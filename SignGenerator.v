==> flow/design.v <==
`timescale 1ns / 1ps
module ALU(
    input [15:0] X,
    input [15:0] Y,
    input Sign,
    output [15:0] Out
    );
wire [15:0] a;
wire [15:0] s;
wire [15:0] b;
wire [15:0] c;
assign s[0]=Sign;
assign s[1]=Sign;
assign s[2]=Sign;
assign s[3]=Sign;
assign s[4]=Sign;
assign s[5]=Sign;
assign s[6]=Sign;
assign s[7]=Sign;
assign s[8]=Sign;
assign s[9]=Sign;
assign s[10]=Sign;
assign s[11]=Sign;
assign s[12]=Sign;
assign s[13]=Sign;
assign s[14]=Sign;
assign s[15]=Sign;
assign a = s^Y;
assign b = a+X;
assign c[0] = Sign;
assign c[15:1] = 7'b000000000000000;
assign Out = c+b;
endmodule
`timescale 1ns / 1ps
module SignGenerator(
    input [7:0] theta,
	 input Clk,
	 input reset,
    output Sign
    );
wire [7:0] alpha [7:0];
assign alpha[0]=45;
assign alpha[1]=26;
assign alpha[2]=14;
assign alpha[3]=7;
assign alpha[4]=3;
assign alpha[5]=2;
assign alpha[6]=1;
assign alpha[7]=0;
reg [15:0] buffer;
reg [15:0] buffer1;
wire [15:0] buffer2;
reg [3:0] cnt;
reg sig;
ALU alu1(.X(buffer), .Y(buffer1) , .Sign(sig) , .Out(buffer2));
assign Sign=buffer2[15];
always @(posedge Clk) 
begin
	if (reset) begin
		buffer<=0;
		buffer[7:0]<=theta;
		buffer1<=0;
		cnt=0;
		sig=1;
	end
	else begin 
		buffer<=buffer2;
		buffer1<=0;
		buffer1[7:0]<= alpha[cnt];
		sig=~buffer2[15];
		cnt=cnt+1;
	end
end
endmodule
# == Step by step through the tools: SignGenerator ==
# What the tools print for SignGenerator, step after step.
# Lines are those of the file above, counted from 1.
# Not given: -
# design
top_module,SignGenerator
clock_port,Clk
lib,sky130hd
corner,tt_025C_1v80

# == After elaboration ==
# Yosys after proc, flatten, opt, wreduce and memory -nomap, before mapping. Enables and synchronous resets that opt folds into registers are not counted as muxes. Memory bits, and registers merged into a memory's read port (data or address), are not among the register bits. Print and check cells are not counted. Equal cells are merged and count once.
# bits
inputBits,10
wordCells,20
regBits,29
output_inout_bits,1
# op_classes
addsub,3
bitwise,2
muxes,2
n_reduce_logical,1
eq_ne,7
# ops
op,count
case mux 8 bit (select 8 bit),1
adder 1 x 16 -> 16 bit,1
adder 16 bit,1
bitwise XOR 16 x 8 -> 16 bit,1
equality test 3 bit with constant B,4
two-way mux 8 bit,1
equality test 3 x 2 -> 1 bit with constant B,2
adder 4 x 1 -> 4 bit with constant B,1
equality test 3 x 1 -> 1 bit with constant B,1
logical NOT 3 bit,1
NOT 1 bit,1

# == Logic depth ==
# Yosys ltp: most cells in a row. Word level: on the elaborated netlist, between registers, memories and ports. Mapped: between sequential cells and ports; inverters and the memories' decode and read muxes count.
# depth
depth_word,4
abc_area,0
mapped_depth,9
depth_no_buf,8

# == Mapped cells and area ==
# Source: synth_stat.txt of the flow (Yosys; design flattened, memories mapped). It holds for the ABC_AREA given above (unset counts as 0); a run with the other value may have another netlist.
# by_type
type,count,type_area_um2
sky130_fd_sc_hd__dfxtp_1,26,520.499
sky130_fd_sc_hd__ha_1,19,237.728
sky130_fd_sc_hd__xor2_1,10,87.584
sky130_fd_sc_hd__xnor2_1,9,78.826
sky130_fd_sc_hd__nand2_1,19,71.318
sky130_fd_sc_hd__nor2_1,18,67.565
sky130_fd_sc_hd__o21ai_0,13,65.062
sky130_fd_sc_hd__a21oi_1,11,55.053
sky130_fd_sc_hd__a221oi_2,2,30.029
sky130_fd_sc_hd__a221oi_4,1,26.275
sky130_fd_sc_hd__a211oi_1,3,22.522
sky130_fd_sc_hd__a21o_1,3,22.522
sky130_fd_sc_hd__mux2i_4,1,22.522
sky130_fd_sc_hd__fa_1,1,20.019
sky130_fd_sc_hd__nor3_1,4,20.019
sky130_fd_sc_hd__nand4_1,3,18.768
sky130_fd_sc_hd__nor2b_1,3,18.768
sky130_fd_sc_hd__inv_1,4,15.014
# Other cell types: 28; their cells: 37.
# synth_totals
yosys_area_um2,1687.9
seq_area_um2,520.5
buf_cells,6
cells,187
ffs,26
# The figures by module come from a second, unflattened synthesis with its own total; it is not the netlist above.
# unflattened
cells_unflattened,185
area_unflattened_um2,1735.4
# Each row is one instance without its submodules.
# by_module
mod,n_inst,cells,seq_area_um2,area_um2
SignGenerator,1,70,520.5,875.8
ALU,1,115,0.0,859.6

# == Path before layout ==
# Source: OpenSTA report_checks on the synthesized netlist (no wires, ideal clock, input and output delay 20% of the period each), path of least setup slack; recovery checks are left aside. Register names are those of the netlist, which keeps one name where synthesis merged equal registers.
# synth_timing
path_type,register to output
start,register sig
end,output Sign
path_delay_ps,2059
period_ps,4470
output_delay_ps,894
arrival_time_ps,2059
t_required_ps,3576
path_slack_ps,1517
t_first_pin_ps,0
n_path_buf,1
driving_pins,9
period_less_setup_slack_ps,2953
# "path_delay_ps" = arrival - input delay + setup time.
# At an output port there is no setup time.
# "driving_pins": output pins that drive a net of the path, with the launching flip-flop's if there is one; two outputs of one cell count as two.
# "period_less_setup_slack_ps" = period - worst setup slack (recovery checks aside). The figure is calculated, with input and output delays left at 20% of the set period.
# Between the ends stands the longest chain of elaborated cells between them, by number of cells; it is not shown to be the way that was timed. Of several equally long chains one is given.
# A line is the first line of the expression or statement that the cell stems from. Yosys adds cells for indexed reads and writes and turns some case tables into memories.
# synth_between
cell_sequence,sky130_fd_sc_hd__dfxtp_1 > sky130_fd_sc_hd__buf_2 > sky130_fd_sc_hd__xor2_1 > sky130_fd_sc_hd__ha_1 > sky130_fd_sc_hd__a21oi_1 > sky130_fd_sc_hd__o22ai_2 > sky130_fd_sc_hd__nand3_1 > sky130_fd_sc_hd__nand3_2 > sky130_fd_sc_hd__xnor2_1
elab_chain_cells,3
cells_between,3
cone_lines,3
classes_between,add/sub (2); logic (1)
# synth_lines
element,line,text
from (decl),54,reg sig;
from (assign),64,sig=1;
from (assign),70,sig=~buffer2[15];
bitwise XOR 16 x 8 -> 16 bit,28,assign a = s^Y;
adder 16 bit,29,assign b = a+X;
adder 1 x 16 -> 16 bit,32,assign Out = c+b;
to (decl),39,output Sign

# == Path in the finished layout ==
# From the final timing report of flow run A: the path of least setup slack in the routed layout; clock arrival at registers is part of the times.
# The path's times are printed in steps of 10 ps; the period is the one set.
# layout_timing
path_type,register to output
start,register sig
end,output Sign
t_first_pin_ps,280
n_path_buf,2
path_slack_ps,-320
output_delay_ps,470
driving_pins,9
t_required_ps,1880
period_ps,2350
arrival_time_ps,2200
# Between the ends stands the longest chain of elaborated cells between them, by number of cells; it is not shown to be the way that was timed. Of several equally long chains one is given.
# layout_between
cell_sequence,sky130_fd_sc_hd__dfxtp_4 > sky130_fd_sc_hd__buf_4 > sky130_fd_sc_hd__ha_1 > sky130_fd_sc_hd__nand4_1 > sky130_fd_sc_hd__nor2_4 > sky130_fd_sc_hd__nand3_1 > sky130_fd_sc_hd__nand3_2 > sky130_fd_sc_hd__xnor2_2 > sky130_fd_sc_hd__buf_2
elab_chain_cells,3
cells_between,3
cone_lines,3
classes_between,add/sub (2); logic (1)
# layout_lines
element,line,text
from (decl),54,reg sig;
from (assign),64,sig=1;
from (assign),70,sig=~buffer2[15];
bitwise XOR 16 x 8 -> 16 bit,28,assign a = s^Y;
adder 16 bit,29,assign b = a+X;
adder 1 x 16 -> 16 bit,32,assign Out = c+b;
to (decl),39,output Sign

# Measured results for SignGenerator: 2 stored runs of the Yosys and OpenROAD flow on sky130hd. The settings differ; the order carries no meaning. The constraints put input and output delay at 20% of the set period each and load the outputs with 0.01 pF.
# "period_reached_ps" means the clock period less the worst setup slack. The figure is calculated, with input and output delays left at 20% of the set period.
# "critical_path_time_ps" is the time allowed to the run's worst setup path (the clock period less input and output delay, where it has them) less its slack. Clock arrival times count: a late capture clock shortens it, a late launch clock lengthens it.
# "critical_path_time_ps" is given in steps of 10 ps.
# A setting shown as . is not set for that run.
# Among the results, . means that no value is shown for the run.
run,period_ns,CORE_UTILIZATION,SETUP_SLACK_MARGIN,PLACE_DENSITY,CORE_MARGIN,GPL_TIMING_DRIVEN,GPL_ROUTABILITY_DRIVEN,MIN_ROUTING_LAYER,CAP_MARGIN,SLEW_MARGIN,PLACE_DENSITY_LB_ADDON,CELL_PAD_IN_SITES_DETAIL_PLACEMENT,TNS_END_PERCENT,yosys_chip_area_um2,die_footprint_um2,finalCellArea_um2,utilization_pct,final_setup_ws_ps,tns_ps,fin_hold_ws_ps,period_reached_ps,critical_path_time_ps,worst_path_kind
flow run A,2.35,23,0.08,0.74,6,0,1,met2,20,20,.,.,.,1687.9,9538.5,2317.2,33.4,-323,-832,482,2673,2200,register to output
flow run B,2.03,68,-0.13,.,2,.,0,.,20,15,0.26,2,35,.,.,.,.,.,.,.,.,.,.
# Flow run B: not finished: placement ended with error DPL-0033
